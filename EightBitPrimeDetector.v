==> flow/design.v <==
module EightBitPrimeDetector(clk, reset, number, prime, not_prime, gt20);
input clk, reset;
input [7:0] number;
reg data;
reg [7:0] num;
reg state2;
reg [1:0] state3;
reg [2:0] state5;
reg [2:0] state7;
reg [3:0] state11;
reg [3:0] state13;
reg [3:0] n;
  reg r2, r3, r5, r7, r13, r11;
output reg prime, not_prime, gt20;
parameter A = 2'b00, B = 2'b01, C = 2'b10;
always@ (negedge clk) begin
	if (reset) begin
		state3 <= number[7];
		state5 <= number[7];
		state7 <= number[7];
		state13 <= number[7];
		state11 <= number[7];
		state2 <= number[7];
		n = 4'b0001;
		prime = 1'b0;
		not_prime = 1'b0;
		gt20 = 1'b0;
	end
	else begin 
		if (number > 5'h14)
			gt20 = 1'b1;
		num = number << n;
		if (n == 4'b1000) begin
			r2 = ((state2 == 1'b0) && (number != 8'o2));
			r3 = ((state3 == A) && (number != 8'o3));
			r7 = ((state7 == 3'o0) && (number != 8'o7));
			r13 = ((state13 == 4'h0) && (number != 8'hd));
			r11 = ((state11 == 4'h0) && (number != 8'hb));
			r5 = ((state5 == 3'o0) && (number != 8'o5));
			prime = !(r2 | r3 | r5 | r7 | r11 | r13);
			not_prime = !prime;
		end
		data = num[7];
		case (state2)
			1'b0:
			begin
				if(data)
					state2 <= 1'b1;
				else
					state2 <= 1'b0;
			end
			1'b1:
			begin
				if(data)
					state2 <= 1'b1;
				else
					state2 <= 1'b0;
			end
			default : state2 <= state2;
		endcase
		case(state3)
			A:
			begin
				if(data)
					state3 <= B;
				else
					state3 <= A;
			end
			B:
			begin
				if(data)
					state3 <= A;
				else
					state3 <= C;
			end
			C:
			begin
				if(data)
					state3 <= C;
				else
					state3 <= B;
			end
			default: state3 <= state3;
		endcase  
		case (state5)
			3'o0:
			begin
				if(data)
					state5 <= 3'o1;
				else
					state5 <= 3'o0;
			end
			3'o1:
			begin
				if(data)
					state5 <= 3'o3;
				else
					state5 <= 3'o2;
			end
			3'o2:
			begin
				if(data)
					state5 <= 3'o0;
				else
					state5 <= 3'o4;
			end
			3'o3:
			begin
				if(data)
					state5 <= 3'o2;
				else
					state5 <= 3'o1;
			end
			3'o4:
			begin
				if(data)
					state5 <= 3'o4;
				else
					state5 <= 3'o3;
			end
			default : state5 <= state5;
		endcase  
		case(state7)
			3'o0:
			begin
				if(data)
					state7 <= 3'o1;
				else
					state7 <= 3'o0;
			end
			3'o1:
			begin
				if(data)
					state7 <= 3'o3;
				else
					state7 <= 3'o2;
			end
			3'o2:
			begin
				if(data)
					state7 <= 3'o5;
				else
					state7 <= 3'o4;
			end
			3'o3:
			begin
				if(data)
					state7 <= 3'o0;
				else
					state7 <= 3'o6;
			end
			3'o4:
			begin
				if(data)
					state7 <= 3'o2;
				else
					state7 <= 3'o1;
			end
			3'o5:
			begin
				if(data)
					state7 <= 3'o4;
				else
					state7 <= 3'o3;
			end
			3'o6:
			begin
				if(data)
					state7 <= 3'o6;
				else
					state7 <= 3'o5;
			end
		default: state7 <= state7;
		endcase  
		case (state13)
			4'h0:
			begin
				if(data)
					state13 <= 4'h1;
				else
					state13 <= 4'h0;
			end
			4'h1:
			begin
				if(data)
					state13 <= 4'h3;
				else
					state13 <= 4'h2;
			end
			4'h2:
			begin
				if(data)
					state13 <= 4'h5;
				else
					state13 <= 4'h4;
			end
			4'h3:
			begin
				if(data)
					state13 <= 4'h7;
				else
					state13 <= 4'h6;
			end
			4'h4:
			begin
				if(data)
					state13 <= 4'h9;
				else
					state13 <= 4'h8;
			end
			4'h5:
			begin
				if(data)
					state13 <= 4'hb;
				else
					state13 <= 4'ha;
			end
			4'h6:
			begin
				if(data)
					state13 <= 4'h0;
				else
					state13 <= 4'hc;
			end
			4'h7:
			begin
				if(data)
					state13 <= 4'h2;
				else
					state13 <= 4'h1;
			end
			4'h8:
			begin
				if(data)
					state13 <= 4'h4;
				else
					state13 <= 4'h3;
			end
			4'h9:
			begin
				if(data)
					state13 <= 4'h6;
				else
					state13 <= 4'h5;
			end
			4'ha:
			begin
				if(data)
					state13 <= 4'h8;
				else
					state13 <= 4'h7;
			end
			4'hb:
			begin
				if(data)
					state13 <= 4'ha;
				else
					state13 <= 4'h9;
			end
			4'hc:
			begin
				if(data)
					state13 <= 4'hc;
				else
					state13 <= 4'hb;
			end
			default : state13 = state13;
		endcase  
		case (state11)
			4'h0:
			begin
				if(data)
					state11 <= 4'h1;
				else
					state11 <= 4'h0;
			end
			4'h1:
			begin
				if(data)
					state11 <= 4'h3;
				else
					state11 <= 4'h2;
			end
			4'h2:
			begin
				if(data)
					state11 <= 4'h5;
				else
					state11 <= 4'h4;
			end
			4'h3:
			begin
				if(data)
					state11 <= 4'h7;
				else
					state11 <= 4'h6;
			end
			4'h4:
			begin
				if(data)
					state11 <= 4'h9;
				else
					state11 <= 4'h8;
			end
			4'h5:
			begin
				if(data)
					state11 <= 4'h0;
				else
					state11 <= 4'ha;
			end
			4'h6:
			begin
				if(data)
					state11 <= 4'h2;
				else
					state11 <= 4'h1;
			end
			4'h7:
			begin
				if(data)
					state11 <= 4'h4;
				else
					state11 <= 4'h3;
			end
			4'h8:
			begin
				if(data)
					state11 <= 4'h6;
				else
					state11 <= 4'h5;
			end
			4'h9:
			begin
				if(data)
					state11 <= 4'h8;
				else
					state11 <= 4'h7;
			end
			4'ha:
			begin
				if(data)
					state11 <= 4'ha;
				else
					state11 <= 4'h9;
			end
			default : state11 = state11;
		endcase  
		if(n <= 4'b1000)
			n = n+1'b1;
	end
end
endmodule
== Tool chain data of EightBitPrimeDetector ==
Tool output for the design above, in the order of the flow.
Line numbers count from 1 in the design file above.
Operators: Yosys type, input widths -> output width; for muxes data width and select width s.
Library cell names are shortened.
The mark -- stands for no value.
Design
  top module: EightBitPrimeDetector
  clock port: clk
  standard-cell library: sky130hd
  timing corner: tt_025C_1v80

== Word-level counts ==
Source: Yosys, flattened and elaborated, memories not mapped. Widths are those after wreduce. Registers that Yosys merges into a memory's read port (data or address) are not register bits. Print and check cells do not count.
Word-level totals
  output and inout bits: 3
  register bits: 24
  elaborated cells: 123
  bits of input ports: 10
Operators by class
  order comparisons: 2
  muxes and demuxes: 37
  reductions and logical operators: 20
  add/subtract/negate cells: 1
  eq/ne operators: 41
  bitwise logic cells: 6
  shift-type cells: 1
Operators by type and width (count)
  $pmux 4 s13: 1
  $pmux 4 s11: 1
  $eq 4x4->1 const B: 9
  $eq 4x3->1 const B: 8
  $pmux 3 s7: 1
  $mux 1: 17
  $eq 4x2->1 const B: 4
  $ne 8x2->1 const B: 2
  $ne 8x3->1 const B: 2
  $ne 8x4->1 const B: 2
  $pmux 3 s5: 1
  $mux 3: 5
  $reduce_bool 14->1: 1
  $mux 2: 7
  $reduce_bool 12->1: 1
  $eq 3x2->1 const B: 4
  $eq 3x3->1 const B: 4
  $mux 4: 3
  $eq 4x1->1 const B: 2
  $logic_not 4->1: 2
  $shl 8x4->8: 1
  $gt 8x5->1 const B: 1
  $reduce_bool 8->1: 1
  $reduce_bool 7->1: 1
  $logic_and 1x1->1: 6
  $eq 3x1->1 const B: 2
  $logic_not 3->1: 2
  $reduce_bool 6->1: 1
Other operator kinds: 12; their cells: 16.

== Depth ==
Depth = most cells in a row (Yosys ltp): at word level without a register or memory, in the mapped netlist without a sequential cell, where the memories' decode and read muxes count.
Logic depth
  depth after elaboration: 8
  ABC_AREA: 0
  depth in mapped cells: 8

== Netlist ==
Source: synth_stat.txt of the flow (Yosys; design flattened, memories mapped). It holds for the ABC_AREA given above (unset counts as 0); a run with the other value may have another netlist.
Cells by type
  dfxtp_1: count 19, area in all 380.365 µm²
  edfxtp_1: count 5, area in all 150.144 µm²
  a21oi_1: count 19, area in all 95.091 µm²
  ha_1: count 6, area in all 75.072 µm²
  nor2_1: count 19, area in all 71.318 µm²
  nand2_1: count 16, area in all 60.058 µm²
  o21ai_0: count 10, area in all 50.048 µm²
  inv_1: count 12, area in all 45.043 µm²
  o31a_1: count 5, area in all 43.792 µm²
  clkbuf_1: count 10, area in all 37.536 µm²
  nor4_1: count 6, area in all 37.536 µm²
  nand2b_1: count 5, area in all 31.28 µm²
  mux2i_1: count 3, area in all 30.029 µm²
  nor3_1: count 5, area in all 25.024 µm²
  mux2_2: count 2, area in all 22.522 µm²
  mux4_2: count 1, area in all 22.522 µm²
  nand3_1: count 4, area in all 20.019 µm²
  and3_1: count 3, area in all 18.768 µm²
Not listed: further types 30, cells in them 42.
Mapped netlist
  sequential area: 530.5 µm²
  cells in the netlist: 192
  synthesis area: 1545.2 µm²
  flip-flops: 24

Lab notebook: EightBitPrimeDetector

EightBitPrimeDetector through Yosys and OpenROAD on sky130hd: 2 stored runs, unordered, with their settings and measured results. The constraints put input and output delay at 20% of the set period each and load the outputs with 0.01 pF.
"finish__power__total": no workload was simulated; the value follows from the tool's default switching activity.

settings of record 1
{
  "period_ns": 5.58,
  "SETUP_SLACK_MARGIN": 1.3,
  "CAP_MARGIN": 20,
  "CORE_MARGIN": 2,
  "CORE_UTILIZATION": 40,
  "SLEW_MARGIN": 20
}
report of record 1
yosys chip area after synthesis (um^2): 1545.2
finish__design__die__area: 4376.5
finish__design__instance__utilization: 0.6516
finish__timing__setup__ws: 0.423
finish__timing__setup__tns: 0.000
finish__power__total: 7.938e-04

settings of record 2
{
  "period_ns": 6.33,
  "CORE_UTILIZATION": 56,
  "SETUP_SLACK_MARGIN": 0.42,
  "PLACE_DENSITY": 0.45,
  "CORE_ASPECT_RATIO": 1.73,
  "TNS_END_PERCENT": 80,
  "CTS_CLUSTER_DIAMETER": 206,
  "CAP_MARGIN": 20,
  "CORE_MARGIN": 2,
  "SLEW_MARGIN": 20
}
report of record 2
yosys chip area after synthesis (um^2): 1545.2
finish__design__die__area: 3211.2
finish__design__instance__utilization: 0.7312
finish__timing__setup__ws: 0.418
finish__timing__setup__tns: 0.000
finish__power__total: 6.003e-04
